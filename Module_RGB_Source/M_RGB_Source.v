==> flow/design.v <==
module Counter_Sync(
input Sys_Clock,
input Reset,
output wire VSA,
output wire HSA,
output wire DE,
output reg [15:0]Pixel_Data_Cnt,
output reg [15:0]Line_Data_Cnt,
output reg [15:0]Pixel_Cnt,
output reg [15:0]Line_Cnt,
output wire Line_Clear
    );
parameter Source_Num = 50;
parameter HSA_Num = 2;
parameter HFP_Num = 3;
parameter HBP_Num = 4;
parameter H_total = Source_Num + HSA_Num + HFP_Num +HBP_Num;
parameter Gate_Num =20;
parameter VSA_Num = 2;
parameter VFP_Num = 3;
parameter VBP_Num = 4;
parameter V_total =Gate_Num + VSA_Num + VFP_Num +VBP_Num;
wire HBP;
wire HFP;
wire VBP;
wire VFP;
reg Line_Clock;
wire [15:0]Pixel_Cnt_Next = Pixel_Cnt[15:0] < H_total - 1 ? Pixel_Cnt[15:0] + 1'b1 : 0;
always @(negedge Sys_Clock or negedge Reset)
begin
	if (!Reset)
		Pixel_Cnt[15:0] <= 0;
	else
		Pixel_Cnt[15:0] <= Pixel_Cnt_Next[15:0];
end
assign Line_Clear = Pixel_Cnt[15:0] == H_total -1	?	1 : 0;
wire Line_Clock_Next = Line_Clear == 1		?		~Line_Clock	: Line_Clock	;
always @(negedge Sys_Clock or negedge Reset)
begin
	if (!Reset)
		Line_Clock <= 0;
	else
		Line_Clock <= Line_Clock_Next;
end
wire [15:0]Line_Cnt_Next = (Line_Clear == 1 ) && (Line_Cnt[15:0] == (V_total-1)) 	?	0								:
									(Line_Clear == 1 )													?	Line_Cnt[15:0] + 1'b1	:	Line_Cnt[15:0]	;
always @(negedge Sys_Clock or negedge Reset)
begin
	if (!Reset)
		Line_Cnt[15:0] <= 0;
	else
		Line_Cnt[15:0] <= Line_Cnt_Next[15:0];
end
wire [15:0]Pixel_Data_Cnt_Next = Pixel_Cnt[15:0] >= (HFP_Num + HSA_Num + HBP_Num -1) && Pixel_Cnt[15:0] < (H_total-1) ? Pixel_Data_Cnt[15:0] + 1'b1 : 0 ;
always @(negedge Sys_Clock or negedge Reset)
begin
	if (!Reset)
		Pixel_Data_Cnt[15:0] <= 0;
	else
		Pixel_Data_Cnt[15:0] <= Pixel_Data_Cnt_Next[15:0];
end
wire [15:0]Line_Data_Cnt_Next = Line_Cnt[15:0] >= (VFP_Num + VSA_Num + VBP_Num) && Line_Cnt[15:0] <= (V_total) ? Line_Data_Cnt[15:0] + 1'b1 : 0 ;
always @(negedge HSA or negedge Reset)
begin
	if (!Reset)
		Line_Data_Cnt[15:0] <= 0;
	else
		Line_Data_Cnt[15:0] <= Line_Data_Cnt_Next[15:0];
end
assign HFP = Pixel_Cnt[15:0] >=0 && Pixel_Cnt[15:0] <HFP_Num	? 1:0;
assign HSA = Pixel_Cnt[15:0] >=HFP_Num && Pixel_Cnt[15:0] <HFP_Num + HSA_Num	? 1:0;
assign HBP = Pixel_Cnt[15:0] >=HFP_Num + HSA_Num && Pixel_Cnt[15:0] <HFP_Num + HSA_Num + HBP_Num	? 1:0;
assign VFP = Line_Cnt[15:0] >=0 && Line_Cnt[15:0] <VFP_Num	? 1:0;
assign VSA = Line_Cnt[15:0] >=VFP_Num && Line_Cnt[15:0] <VFP_Num + VSA_Num	? 1:0;
assign VBP = Line_Cnt[15:0] >=VFP_Num + VSA_Num && Line_Cnt[15:0] <VFP_Num + VSA_Num + VBP_Num	? 1:0;
assign DE =	Line_Cnt < VFP_Num + VSA_Num + VBP_Num ? 0 		:
				Pixel_Cnt >= HFP_Num + HSA_Num + HBP_Num  && Pixel_Cnt < H_total  ? 1 	: 0 ;
endmodule
`timescale 1ns / 1ps
module Data_patten(
input Sys_Clock,
input Reset,
input HSA,
input VSA,
input DE,
input [15:0]Pixel_Data_Cnt,
input [15:0]Line_Data_Cnt,
output wire [7:0]R,
output wire [7:0]G,
output wire [7:0]B
    );
wire [7:0]Data_R;
wire [7:0]Data_G;
wire [7:0]Data_B;
assign Data_R[7:0] = 8'd255;
assign Data_G[7:0] = 8'd255;
assign Data_B[7:0] = 8'd0;
assign R[7:0] = DE == 1 ? Data_R[7:0] : 0;
assign G[7:0] = DE == 1 ? Data_G[7:0] : 0;
assign B[7:0] = DE == 1 ? Data_B[7:0] : 0;
endmodule
module M_RGB_Source (
	input Sys_Clock,
	input Reset,
	output VSA,
	output HSA,
	output DE
	);
wire [15:0]Pixel_Data_Cnt;
wire [15:0]Line_Data_Cnt;
wire [15:0]Pixel_Cnt;
wire [15:0]Line_Cnt;
wire Line_Clear;
wire	[7:0]R;
wire	[7:0]G;
wire	[7:0]B;
Counter_Sync m1(
	.Sys_Clock(Sys_Clock),
	.Reset(Reset),
	.VSA(VSA),
	.HSA(HSA),
	.DE(DE),
	.Pixel_Data_Cnt(Pixel_Data_Cnt),
	.Line_Data_Cnt(Line_Data_Cnt),
	.Pixel_Cnt(Pixel_Cnt),
	.Line_Cnt(Line_Cnt),
	.Line_Clear(Line_Clear)
	);
Data_patten m2(
	.Sys_Clock(Sys_Clock),
	.Reset(Reset),
	.HSA(HSA),
	.VSA(VSA),
	.DE(DE),
	.Pixel_Data_Cnt(Pixel_Data_Cnt),
	.Line_Data_Cnt(Line_Data_Cnt),
	.R(R),
	.G(G),
	.B(B)
	);
endmodule  
Step by step through the tools: M_RGB_Source
Tool output for the design above, in the order of the flow.
Lines are those of the file above, counted from 1.
Cell names lack the library's common part.
A cell with -- has no value.

set-up
  top module = M_RGB_Source
  clock input = Sys_Clock
  cell library = sky130hd
  corner = tt_025C_1v80

After elaboration
Source: Yosys, flattened and elaborated, memories not mapped. Widths are those after wreduce. Registers that Yosys merges into a memory's read port (data or address) are not register bits. Print and check cells do not count. Equal cells are merged and count once.

operators by class
  order comparisons = 8
  equality and inequality tests = 2
  add/subtract/negate cells = 2
  reductions and logical operators = 5
  multiplexer cells = 8

operators with widths
  operator                                       number
  two-way mux 16 bit                             3
  adder 16 x 1 -> 16 bit with constant B         2
  >= comparator 16 x 2 -> 1 bit with constant B  2
  < comparator 16 x 3 -> 1 bit with constant B   2
  < comparator 16 x 6 -> 1 bit with constant B   2
  >= comparator 16 x 4 -> 1 bit with constant B  1
  < comparator 16 x 4 -> 1 bit with constant B   1
  == test 16 x 5 -> 1 bit with constant B        1
  == test 16 x 6 -> 1 bit with constant B        1
  two-way mux 1 bit                              5
  logical AND 1 bit                              4
  nonzero test 2 bit                             1

storage and ports
  bits in registers = 32
  input port bits = 2
  output and inout bits = 3
  word-level cells = 27

Depth
Yosys ltp: most cells in a row. Word level: on the elaborated netlist, between registers, memories and ports. Mapped: between sequential cells and ports; inverters and the memories' decode and read muxes count.

logic depth
  depth in word-level cells = 4
  ABC_AREA = 0
  gate-level depth with buffers = 7
  gate-level depth less buffers = 7

After synthesis
Source: synth_stat.txt of the flow (Yosys; design flattened, memories mapped). It holds for the ABC_AREA given above (unset counts as 0); a run with the other value may have another netlist.
The area totals of this step are shown rounded.

synthesis totals
  flip-flop cells = 32
  cells in the netlist = 163
  buffers = 4
  cell area after synthesis = 1600 um^2
  sequential part of the area = 800 um^2

cell types
  cell      number  total area (um^2)
  dfrtn_1   32      800.768
  ha_1      7       87.584
  nor2_1    19      71.318
  xor2_1    6       52.55
  nand2_1   13      48.797
  nand3_1   9       45.043
  xnor2_1   5       43.792
  o21ai_0   8       40.038
  nor3_1    7       35.034
  buf_6     3       33.782
  inv_1     8       30.029
  nor4_2    2       25.024
  and3_2    3       22.522
  mux2_2    2       22.522
  nor3b_1   3       22.522
  o211ai_1  3       22.522
  nand4_4   1       21.27
  nand2b_1  3       18.768

Not listed: further types 18, cells in them 29.
By module: a second synthesis without flattening, with its own total; a netlist apart from the flattened one above.

unflattened totals
  cell total of the unflattened synthesis = 312
  area total of the unflattened synthesis = 3100 um^2

Rows give one instance, submodules left out.

by module
  module        sequential area (um^2)  area (um^2)  cells  times used
  Counter_Sync  1600                    3100         312    1
  M_RGB_Source  0.0                     0.0          0      1

# Flow runs of M_RGB_Source

2 stored runs of M_RGB_Source in the flow (synthesis by Yosys, layout by OpenROAD, sky130hd cells), in arbitrary order. Constraints: input delay and output delay 20% of the set period each, output load 0.01 pF.
"power" is the tool's figure for a default switching activity; nothing was simulated.
Values from the reports are rounded here.
Settings: - = not set for that run.
Results: - = not shown.

name                                stored run 1  stored run 2
period_ns                           4.49          4.49
CORE_UTILIZATION                    58            58
PLACE_DENSITY_LB_ADDON              0.17          0.16
CORE_MARGIN                         10            2
CELL_PAD_IN_SITES_GLOBAL_PLACEMENT  1             3
TNS_END_PERCENT                     90            15
GPL_TIMING_DRIVEN                   0             0
CAP_MARGIN                          35            20
SLEW_MARGIN                         30            20
MAX_ROUTING_LAYER                   met4          -
cell area after synthesis (um^2)    1600          -
overall die area (um^2)             5400          -
post-layout utilization (%)         74            -
setup slack of the worst path (ns)  -0.47         -
lowest hold slack (ns)              0.47          -
power (mW)                          0.54          -

Stored run 2: not finished: placement ended with error FLW-0024
