==> flow/design.v <==
`timescale 1ns / 1ps
module Debouncer(
input Clock,
input Reset,
input Botten_IN,
input	[15:0]Pixel_Cnt,
input	[15:0]Line_Cnt,
output wire Botten
    );
parameter Source_Num = 50;
parameter HSA_Num = 2;
parameter HFP_Num = 3;
parameter HBP_Num = 4;
parameter H_total = Source_Num + HSA_Num + HFP_Num +HBP_Num;
parameter Gate_Num =20;
parameter VSA_Num = 2;
parameter VFP_Num = 3;
parameter VBP_Num = 4;
parameter V_total =Gate_Num + VSA_Num + VFP_Num +VBP_Num;
reg [19:0]Clock_Deb;
wire [19:0]Clock_Deb_Next = Botten_IN == 0 ? 0 :
					Clock_Deb < H_total*V_total ? Clock_Deb + 1'b1 : 20'hFFFFF ;		
always @(posedge Clock or negedge Reset)
if(!Reset)
	Clock_Deb[19:0] <= 0;
else
	Clock_Deb[19:0] <= Clock_Deb_Next;
assign Botten = (Clock_Deb[19:0]	> 0)	&& (Clock_Deb[19:0] < (H_total*V_total)) && (Pixel_Cnt[15:0] == (H_total-1)) && (Line_Cnt[15:0]	==	(V_total-1))	?	1	:	0;	 
endmodule
* Tool chain data of Debouncer *
What the tools print for Debouncer, step after step.
Line numbers count from 1 in the design file above.
Operators carry their Yosys type and port widths (W data, S select, Z words).
Library cell names are shortened.
A cell with - has no value.

design
  design top = Debouncer
  clock = Clock
  cell library = sky130hd
  timing corner = tt_025C_1v80

* Word-level counts *
Counts by Yosys on the flattened word-level netlist (proc, flatten, opt, wreduce; memories kept). Register bits leave out memories and registers merged into their read ports (data or address); mux counts leave out enables and synchronous resets folded into registers. Print and check cells are left out. Cells with the same type and inputs are merged into one.

bit counts
  bits in registers = 20
  input port bits = 35
  output and inout port bits = 1
  elaborated cells = 12

cells by class
  $add $sub $neg = 1
  order comparisons = 2
  eq/ne operators = 2
  multiplexer cells = 3
  reduce/logical cells = 3

operator list
  kind                     count
  $mux W20                 2
  $add A20 B1 Y20 const B  1
  $gt A20 B1 Y1 const B    1
  $lt A20 B11 Y1 const B   1
  $eq A16 B5 Y1 const B    1
  $eq A16 B6 Y1 const B    1
  $logic_and A1 B1 Y1      3
  $mux W1                  1

* Depth *
Depth = most cells in a row (Yosys ltp): at word level without a register or memory, in the mapped netlist without a sequential cell, where the memories' decode and read muxes count.

logic depth
  word-level depth = 5
  ABC_AREA = 0
  mapped depth = 6
  mapped depth without buffers = 6

* Netlist *
The flow's flattened synthesis, as Yosys stat reports it; memories are mapped. The netlist is that of the ABC_AREA named above (0 if unset); the other value can give another one.

cell types
  type      count  area in all (µm²)
  dfrtp_1   20     500.48
  a21boi_2  9      101.347
  and2b_1   7      52.55
  nor4_1    8      50.048
  xnor2_1   4      35.034
  xor2_1    4      35.034
  nand4_1   5      31.28
  nor4b_1   3      26.275
  ha_1      2      25.024
  o41a_4    1      21.27
  a21boi_0  2      15.014
  nand2_1   4      15.014
  nor4b_2   1      15.014
  a31oi_1   2      12.512
  and3_1    2      12.512
  buf_6     1      11.261
  inv_1     3      11.261
  and4b_1   1      10.01

Not listed: further types 11, cells in them 14.

synthesis totals
  mapped cells = 93
  chip area (Yosys) = 1064.8 µm²
  area of sequential cells = 500.5 µm²
  mapped flip-flops = 20
  buffers = 3

* Timing after synthesis *
Path of least setup slack by OpenSTA after synthesis, without wires, with an ideal clock, recovery checks aside; 20% of the period is set as input and as output delay. Where synthesis merged equal registers, the netlist keeps one of their names.

path post-synthesis
  kind = register to output
  start point = register Clock_Deb[0]
  end point = output Botten
  period = 2.18 ns
  external output delay = 0.436 ns
  time at the first pin = 0.000 ns
  arrival time = 1.479 ns
  required time = 1.744 ns
  path slack = 0.265 ns
  path delay = 1.479 ns
  stages on the path = 6
  path buffers = 0
  period reached after synthesis = 1.915 ns

"path delay" is the arrival time less input delay plus setup time.
At an output port there is no setup time.
"stages on the path": output pins that drive a net of the path, with the launching flip-flop's if there is one; two outputs of one cell count as two.
"period reached after synthesis" = period - worst setup slack (recovery checks aside). The figure is calculated, with input and output delays left at 20% of the set period.
Between the ends stands the longest chain of elaborated cells between them, by number of cells; it is not shown to be the way that was timed. Of several equally long chains one is given.
Each line given opens the expression or statement behind the cell; cells for indexed reads and writes are added by Yosys, which also makes memories of some case tables.

on the way, post-synthesis
  cells stage by stage = dfrtp_1 > ha_1 > a31o_1 > a21oi_1 > o41a_4 > nor4b_2
  cells in the longest elaborated chain = 5
  elaborated cells on any way between the ends = 6
  classes of those cells = compare: 2; mux: 1; reduce/logical: 3

RTL lines, path post-synthesis
  what                              line  text
  start: declaration                20    reg [19:0]Clock_Deb;
  start: assignment                 25    Clock_Deb[19:0] <= 0;
  start: assignment                 27    Clock_Deb[19:0] <= Clock_Deb_Next;
  $gt A20 B1 Y1                     28    assign Botten = (Clock_Deb[19:0] > 0) && (Clock_Deb[19:0] < (H_total*V_total)) && (Pixel_Cnt[15:0] == (H_total ...
  $logic_and A1 B1 Y1 (3 in a row)  28
  $mux W1                           28
  end: declaration                  8     output wire Botten

Below are 2 stored runs of the flow (Yosys, OpenROAD; platform sky130hd) on Debouncer, each with its settings, unordered. Constraints: input delay and output delay 20% of the set period each, output load 0.01 pF.

Job 1
==> flow/run.sh <==
#!/bin/bash
# the make line also repeats the synthesis and layout settings of config.mk as NAME=value (left out here)
make -C /OpenROAD-flow-scripts/flow DESIGN_CONFIG=/design/flow/config.mk WORK_HOME=/design/flow/orfs CLKGATE_MAP_FILE= finish
==> flow/config.mk <==
export PLATFORM = sky130hd
export DESIGN_NAME = Debouncer
export DESIGN_NICKNAME = Debouncer
export VERILOG_FILES = /design/flow/design.v
export SDC_FILE = /design/flow/constraint.sdc
export NUM_CORES = 4
export LEC_CHECK = 0
export CAP_MARGIN = 20
export CORE_ASPECT_RATIO = 0.66
export CORE_MARGIN = 2
export CORE_UTILIZATION = 60
export CTS_CLUSTER_SIZE = 12
export GPL_ROUTABILITY_DRIVEN = 0
export MAX_ROUTING_LAYER = met4
export MIN_ROUTING_LAYER = met1
export PLACE_DENSITY_LB_ADDON = 0.09
export SLEW_MARGIN = 40
==> flow/constraint.sdc <==
create_clock -name core_clock -period 1.4 [get_ports {Clock}]
set_input_delay 0.2800 -clock core_clock [delete_from_list [all_inputs] [get_ports {Clock}]]
set_output_delay 0.2800 -clock core_clock [all_outputs]
set_load 0.01 [all_outputs]

==> results of job 1 <==
did not finish, clock tree synthesis stopped with DPL-0038

Job 2
==> flow/run.sh <==
#!/bin/bash
# the make line also repeats the synthesis and layout settings of config.mk as NAME=value (left out here)
make -C /OpenROAD-flow-scripts/flow DESIGN_CONFIG=/design/flow/config.mk WORK_HOME=/design/flow/orfs CLKGATE_MAP_FILE= finish
==> flow/config.mk <==
export PLATFORM = sky130hd
export DESIGN_NAME = Debouncer
export DESIGN_NICKNAME = Debouncer
export VERILOG_FILES = /design/flow/design.v
export SDC_FILE = /design/flow/constraint.sdc
export NUM_CORES = 4
export LEC_CHECK = 0
export ABC_AREA = 0
export CAP_MARGIN = 20
export CELL_PAD_IN_SITES_DETAIL_PLACEMENT = 1
export CELL_PAD_IN_SITES_GLOBAL_PLACEMENT = 1
export CORE_MARGIN = 2
export CORE_UTILIZATION = 57
export CTS_CLUSTER_DIAMETER = 339
export GPL_ROUTABILITY_DRIVEN = 1
export GPL_TIMING_DRIVEN = 0
export PLACE_DENSITY_LB_ADDON = 0.08
export SLEW_MARGIN = 20
export TNS_END_PERCENT = 25
==> flow/constraint.sdc <==
create_clock -name core_clock -period 2.19 [get_ports {Clock}]
set_input_delay 0.4380 -clock core_clock [delete_from_list [all_inputs] [get_ports {Clock}]]
set_output_delay 0.4380 -clock core_clock [all_outputs]
set_load 0.01 [all_outputs]

==> results of job 2 <==
did not finish, placement stopped with FLW-0024
